==> flow/design.v <==
module L2(input reset, input clock, input fen, output [3:0]d1, output [3:0]d10, output [3:0]d100);
wire [1:0]trans;
ninedbcd digit1(.reset(reset), .clock(clock), .fen(fen), .ct(d1), .xten(trans[0]));
ninedbcd digit10(.reset(reset), .clock(clock), .fen(fen && trans[0]), .ct(d10), .xten(trans[1]));
ninedbcd digit100(.reset(reset), .clock(clock), .fen(fen && trans[0] && trans[1]), .ct(d100), .xten());
endmodule
module ninedbcd(input clock, input reset, input fen, output reg [3:0]ct, output xten);
always @(posedge clock or negedge reset)
	begin
		if(reset == 1'b1) 
			if(fen == 1'b1)
				if(ct[3:0] == 4'b1001)
					ct[3:0] <= 4'b0;
				else
					ct[3:0] <= ct[3:0] + 4'b1;
			else 
				ct[3:0] <= ct[3:0];
		else
			ct[3:0] <= 4'b0;
	end
assign xten  = (ct[3:0] == 4'b1001) ? 1'b1 : 1'b0;
endmodule
Tool chain data of L2
The steps from the RTL of L2 to its reports follow in flow order.
Line numbers count from 1 in the design file above.
Cell names lack the library's common part.
A cell with - has no value.
Design
  top module: L2
  clock port: clock
  cell library: sky130hd
  library corner: tt_025C_1v80

After elaboration
Yosys after proc, flatten, opt, wreduce and memory -nomap, before mapping. Enables and synchronous resets that opt folds into registers are not counted as muxes. Memory bits, and registers merged into a memory's read port (data or address), are not among the register bits. Print and check cells are not counted. Equal cells are merged and count once.
Operators by class
  $add $sub $neg: 3
  bitwise gates (word level): 0
  order comparisons: 0
  multiplexer cells: 5
  $mul: 0
  shift-type cells: 0
  equality and inequality tests: 3
  divide/modulo/power cells: 0
  reductions and logical operators: 2
Operator list (count)
  4-bit by 1-bit adder with 4-bit output with constant B: 3
  4-bit == test with constant B: 3
  4-bit 2-to-1 mux: 3
  1-bit logical AND: 2
  1-bit 2-to-1 mux: 2
Bit counts
  word-level cells: 16
  bits in writable memories: 0
  register bits: 12
  input bits: 3
  word width x clocked read ports: 0
  latch bits: 0
  memory cells: 0
  bits in read-only memories: 0
  output and inout port bits: 12

Logic depth
Depth = most cells in a row (Yosys ltp): at word level without a register or memory, in the mapped netlist without a sequential cell, where the memories' decode and read muxes count.
Depth
  depth after elaboration: 4
  ABC_AREA: 0
  depth in mapped cells: 4
  mapped depth without buffers: 3

Mapped cells and area
The flow's flattened synthesis, as Yosys stat reports it; memories are mapped. The netlist is that of the ABC_AREA named above (0 if unset); the other value can give another one.
The area totals of this step are shown rounded.
Synthesis totals
  chip area (Yosys): 629.4 µm²
  cell count: 60
  buffer cells: 1
  flip-flop cells: 12
Cell types
  dfrtp_1: count 12, total area 300.288 µm²
  nor2b_1: count 5, total area 31.28 µm²
  xnor2_1: count 3, total area 26.275 µm²
  xor2_1: count 3, total area 26.275 µm²
  nand3_1: count 5, total area 25.024 µm²
  nor4_4: count 1, total area 21.27 µm²
  nand2_1: count 5, total area 18.768 µm²
  and3b_1: count 2, total area 17.517 µm²
  a21o_1: count 2, total area 15.014 µm²
  mux2_1: count 1, total area 11.261 µm²
  and4b_1: count 1, total area 10.01 µm²
  nor3_1: count 2, total area 10.01 µm²
  nor4bb_1: count 1, total area 10.01 µm²
  o21ai_0: count 2, total area 10.01 µm²
  o41ai_1: count 1, total area 8.758 µm²
  or3b_1: count 1, total area 8.758 µm²
  or3b_2: count 1, total area 8.758 µm²
  nand3b_1: count 1, total area 7.507 µm²
Not listed: further types 10, cells in them 11.
By module: a second synthesis without flattening, with its own total; a netlist apart from the flattened one above.
Unflattened totals
  cell total of the unflattened synthesis: 53
  area total of the unflattened synthesis: 586.8 µm²
Each row is one instance without its submodules.
Modules
  ninedbcd: times used 3, area 191.4 µm², cells 17, sequential area 100.1 µm²
  L2: times used 1, area 12.5 µm², cells 2, sequential area 0.0 µm²

Path before layout
Source: OpenSTA report_checks on the synthesized netlist (no wires, ideal clock, input and output delay 20% of the period each), path of least setup slack; recovery checks are left aside. Register names are those of the netlist, which keeps one name where synthesis merged equal registers.
Timing after synthesis
  kind: register -> register
  start: register digit1.ct[1]
  end: register digit100.ct[3]
  path delay: 1.532 ns
  arrival time: 1.397 ns
  stages: 5
  period: 1.65 ns
  launch time at the first pin: 0.000 ns
  setup slack: 0.118 ns
  library setup time: 0.135 ns
  synthesis period reached: 1.532 ns
"path delay" is the arrival time less input delay plus setup time.
"stages" counts driving pins, that of a launching flip-flop among them; a cell with two outputs on the path counts twice.
"synthesis period reached" is the clock period less the worst setup slack; recovery checks do not enter. This is arithmetic on one report: input and output delays are still those of the set period (20% each).
Between the ends stands the longest chain of elaborated cells between them, by number of cells; it is not shown to be the way that was timed. Of several equally long chains one is given.
A line is the first line of the expression or statement that the cell stems from. Yosys adds cells for indexed reads and writes and turns some case tables into memories.
A register here has more assigning lines than the two given.
On the way, after synthesis
  cells stage by stage: dfrtp_1 or3b_1 buf_2 o41ai_1 nand3_1
  length of the longest elaborated chain: 4
  elaborated cells on any way between the ends: 4
Ends and longest elaborated chain, after synthesis
  from (decl): RTL line 7  | module ninedbcd(input clock, input reset, input fen, output reg [3:0]ct, output xten);
  from (assign): RTL line 15  | ct[3:0] <= ct[3:0] + 4'b1;
  from (assign): RTL line 17  | ct[3:0] <= ct[3:0];
  4-bit == test: RTL line 21  | assign xten  = (ct[3:0] == 4'b1001) ? 1'b1 : 1'b0;
  1-bit 2-to-1 mux: RTL line 21
  1-bit logical AND (2 in a row): RTL line 5  | ninedbcd digit100(.reset(reset), .clock(clock), .fen(fen && trans[0] && trans[1]), .ct(d100), .xten());
  to (assign): RTL line 15
  to (assign): RTL line 17
  to (decl): RTL line 7

Path in the finished layout
Path of least setup slack in the final report of run 2 (OpenROAD, finished layout, wires in). Where an end is a register, its clock arrival counts in the times.
Timing post-layout
  kind: register -> output
  start: register digit100.ct[1]
  end: output d100[1]
  arrival time: 1.28 ns
  launch time at the first pin: 0.24 ns
  external output delay: 0.33 ns
  period: 1.66 ns
  setup slack: 0.04 ns
  stages: 2
A register here has more assigning lines than the two given.
On the way, post-layout
  cells stage by stage: dfrtp_1 clkdlybuf4s50_1
  length of the longest elaborated chain: 0
  elaborated cells on any way between the ends: 0
  source lines of those cells: 0
Ends and longest elaborated chain, post-layout
  from (decl): RTL line 7  | module ninedbcd(input clock, input reset, input fen, output reg [3:0]ct, output xten);
  from (assign): RTL line 15  | ct[3:0] <= ct[3:0] + 4'b1;
  from (assign): RTL line 17  | ct[3:0] <= ct[3:0];
  to (decl): RTL line 1  | module L2(input reset, input clock, input fen, output [3:0]d1, output [3:0]d10, output [3:0]d100);

Subject: L2 on sky130hd, stored results

Hello all,

Top module L2; platform sky130hd; tools Yosys and OpenROAD; 2 stored runs in no particular order. Input and output delays are each 20% of the period that was set; the output load is 0.01 pF.
"clock period reached" is the run's clock period less its worst setup slack. It is reckoned from that one timing run; input and output delays stay at 20% of the period that was set.
"critical path time" is the time allowed to the run's worst setup path (the clock period less input and output delay, where it has them) less its slack. Clock arrival times count: a late capture clock shortens it, a late launch clock lengthens it.
"power consumption": no workload was simulated; the value follows from the tool's default switching activity.
Measured values are rounded.

==> run 1: settings <==
{ "period_ns": 2.73, "CORE_UTILIZATION": 69, "PLACE_DENSITY_LB_ADDON": 0.21, "CORE_ASPECT_RATIO": 1.69, "CELL_PAD_IN_SITES_GLOBAL_PLACEMENT": 2, "GPL_TIMING_DRIVEN": 1, "CAP_MARGIN": 20, "CORE_MARGIN": 2, "SLEW_MARGIN": 20 }
==> run 1: results <==
did not finish, floorplanning stopped with PDN-0185

==> run 2: settings <==
{ "period_ns": 1.66, "CORE_UTILIZATION": 63, "CAP_MARGIN": 20, "CORE_MARGIN": 2, "SLEW_MARGIN": 20 }
==> run 2: results <==
worst setup slack after layout: 0.043 ns
area inside the die boundary: 1268 µm²
power consumption: 1451 uW
clock period reached: 1.617 ns
standard-cell area of the final layout: 849.6 µm²
critical path time: 1.28 ns
worst setup path kind: register -> output
post-route utilization: 90.8%
post-synthesis cell area: 629.4 µm²
total negative setup slack: 0.000 ns

Thanks
