==> flow/design.v <==
module mlab4(input clk, input sen, input [7:0]Din, output [7:0]Do, output Ro, output trDo, output clko2);
	wire clk2;
	wire pass;
	assign trDo = pass;
	assign clko2 = clk2;
	transmt trn(.clk(clk),.Din(Din[7:0]),.sen(sen),.clko(clk2),.Do(pass) );
	receiv rcv(.clk(clk2),.trDin(pass),.rDo(Do[7:0]),.Ro(Ro));
endmodule
module transmt(input clk, input sen, input [7:0] Din, output clko, output Do);
	reg [8:0]temp;
	assign clko = clk;
	assign Do = temp[8];
	always @(posedge clk)
		begin
			if(sen)
				begin 
					temp[7:0] <= Din[7:0];
					temp[8] <= 1'b1;
				end
			else
				begin	
					temp[8:1] <= temp[7:0];
					temp[0] <= 1'b0;
				end
		end
endmodule
module receiv(input clk, input trDin, output [7:0]rDo, output Ro);
	reg [8:0]temp;
	assign rDo[7:0] = (temp[8]) ? temp[7:0] : 8'b0;
	assign Ro = temp[8];
	always @(posedge clk)
		begin
			if (temp[8])
				temp[8:0] <= 9'b0;
			else if (~temp[8])
				begin
					temp[8:1] <= temp[7:0];
					temp[0]   <= trDin;
				end
			else
				temp[8:0] <= temp[8:0];
		end
endmodule
Reports on mlab4

The steps from the RTL of mlab4 to its reports follow in flow order.
Lines are those of the file above, counted from 1.
Library cell names are shortened.
Not given: n/a

Top: mlab4
Clock input: clk
Cell library: sky130hd
Library corner: tt_025C_1v80

Word level

Source: Yosys, flattened and elaborated, memories not mapped. Widths are those after wreduce; folded enables and synchronous resets count as part of the registers. Registers that Yosys merges into a memory's read port (data or address) are not register bits. Print and check cells do not count. Equal cells are merged and count once.

Muxes and demuxes: 2

Operator list:

| cell             | count |
| 2-to-1 mux 8 bit | 1 |
| 2-to-1 mux 7 bit | 1 |

Flip-flop bits (word level): 18
Input port bits: 10
Output and inout port bits: 11
Cells after elaboration: 7

Longest topological paths

Depth = most cells in a row (Yosys ltp): at word level without a register or memory, in the mapped netlist without a sequential cell, where the memories' decode and read muxes count.

Depth after elaboration: 1
ABC_AREA: 0
Gate-level depth with buffers: 2

Synthesis result

Yosys stat after the flow's synthesis: flattened, memories mapped to cells. It holds for the ABC_AREA given above (unset counts as 0); a run with the other value may have another netlist.

Cell count: 47
Synthesis area: 0.0006181 mm^2
Flip-flops: 18
Buffer cells: 3

Cells by type:

| cell    | count |
| dfxtp_1 | 18 |
| mux2_4  | 7 |
| and2_1  | 8 |
| and2b_1 | 5 |
| nor2b_1 | 4 |
| buf_4   | 2 |
| buf_6   | 1 |
| and2_2  | 1 |
| or2_1   | 1 |

By module: a second synthesis without flattening, with its own total; a netlist apart from the flattened one above.

Cell total of the unflattened synthesis: 47
Area total of the unflattened synthesis: 0.0006243 mm^2

Rows give one instance, submodules left out.

Modules:

| module  | instances | cells | area (mm^2) | sequential area (mm^2) |
| transmt | 1         | 20    | 0.0003178   | 0.0001802 |
| receiv  | 1         | 27    | 0.0003065   | 0.0001802 |
| mlab4   | 1         | 0     | 0           | 0 |

Module mlab4, platform sky130hd: 2 stored runs of the flow (Yosys, OpenROAD) with differing settings, in no particular order. Input and output delays are each 20% of the period that was set; the output load is 0.01 pF.
"period achieved" is the run's clock period less its worst setup slack. It is reckoned from that one timing run; input and output delays stay at 20% of the period that was set.
"worst setup path time": the worst setup path's part of the clock period (all of it between registers, 20% less for each end at a port) less its slack. A launch clock that arrives late makes it longer, a capture clock that arrives late makes it shorter.
"total power after layout": no workload was simulated; the value follows from the tool's default switching activity.
"worst setup path time" is known to 10 ps.
A setting shown as - is not set for that run.

| name                                   | flow run A         | flow run B         |
| period_ns                              | 1.19               | 0.855              |
| SETUP_SLACK_MARGIN                     | -0.03              | -                  |
| CAP_MARGIN                             | 20                 | 20                 |
| CORE_MARGIN                            | 2                  | 2                  |
| CORE_UTILIZATION                       | 40                 | 47                 |
| SLEW_MARGIN                            | 20                 | 20                 |
| PLACE_DENSITY                          | -                  | 0.86               |
| GPL_TIMING_DRIVEN                      | -                  | 1                  |
| CTS_CLUSTER_DIAMETER                   | -                  | 178                |
| summed negative setup slack (ps)       | -1020              | -4311              |
| setup slack of the worst path (ps)     | -165               | -452               |
| chip area in the Yosys report (mm^2)   | 0.0006181          | 0.0006181          |
| total die area (mm^2)                  | 0.0018758          | 0.0016213          |
| total power after layout (mW)          | 2.029              | 3.056              |
| standard-cell area after layout (mm^2) | 0.0009221          | 0.0009722          |
| worst setup path time (ps)             | 1120               | 1140               |
| class of the worst setup path          | register to output | register to output |
| utilization (%)                        | 62.7               | 76.6               |
| smallest hold slack (ps)               | 412                | 364                |
| period achieved (ps)                   | 1355               | 1307               |
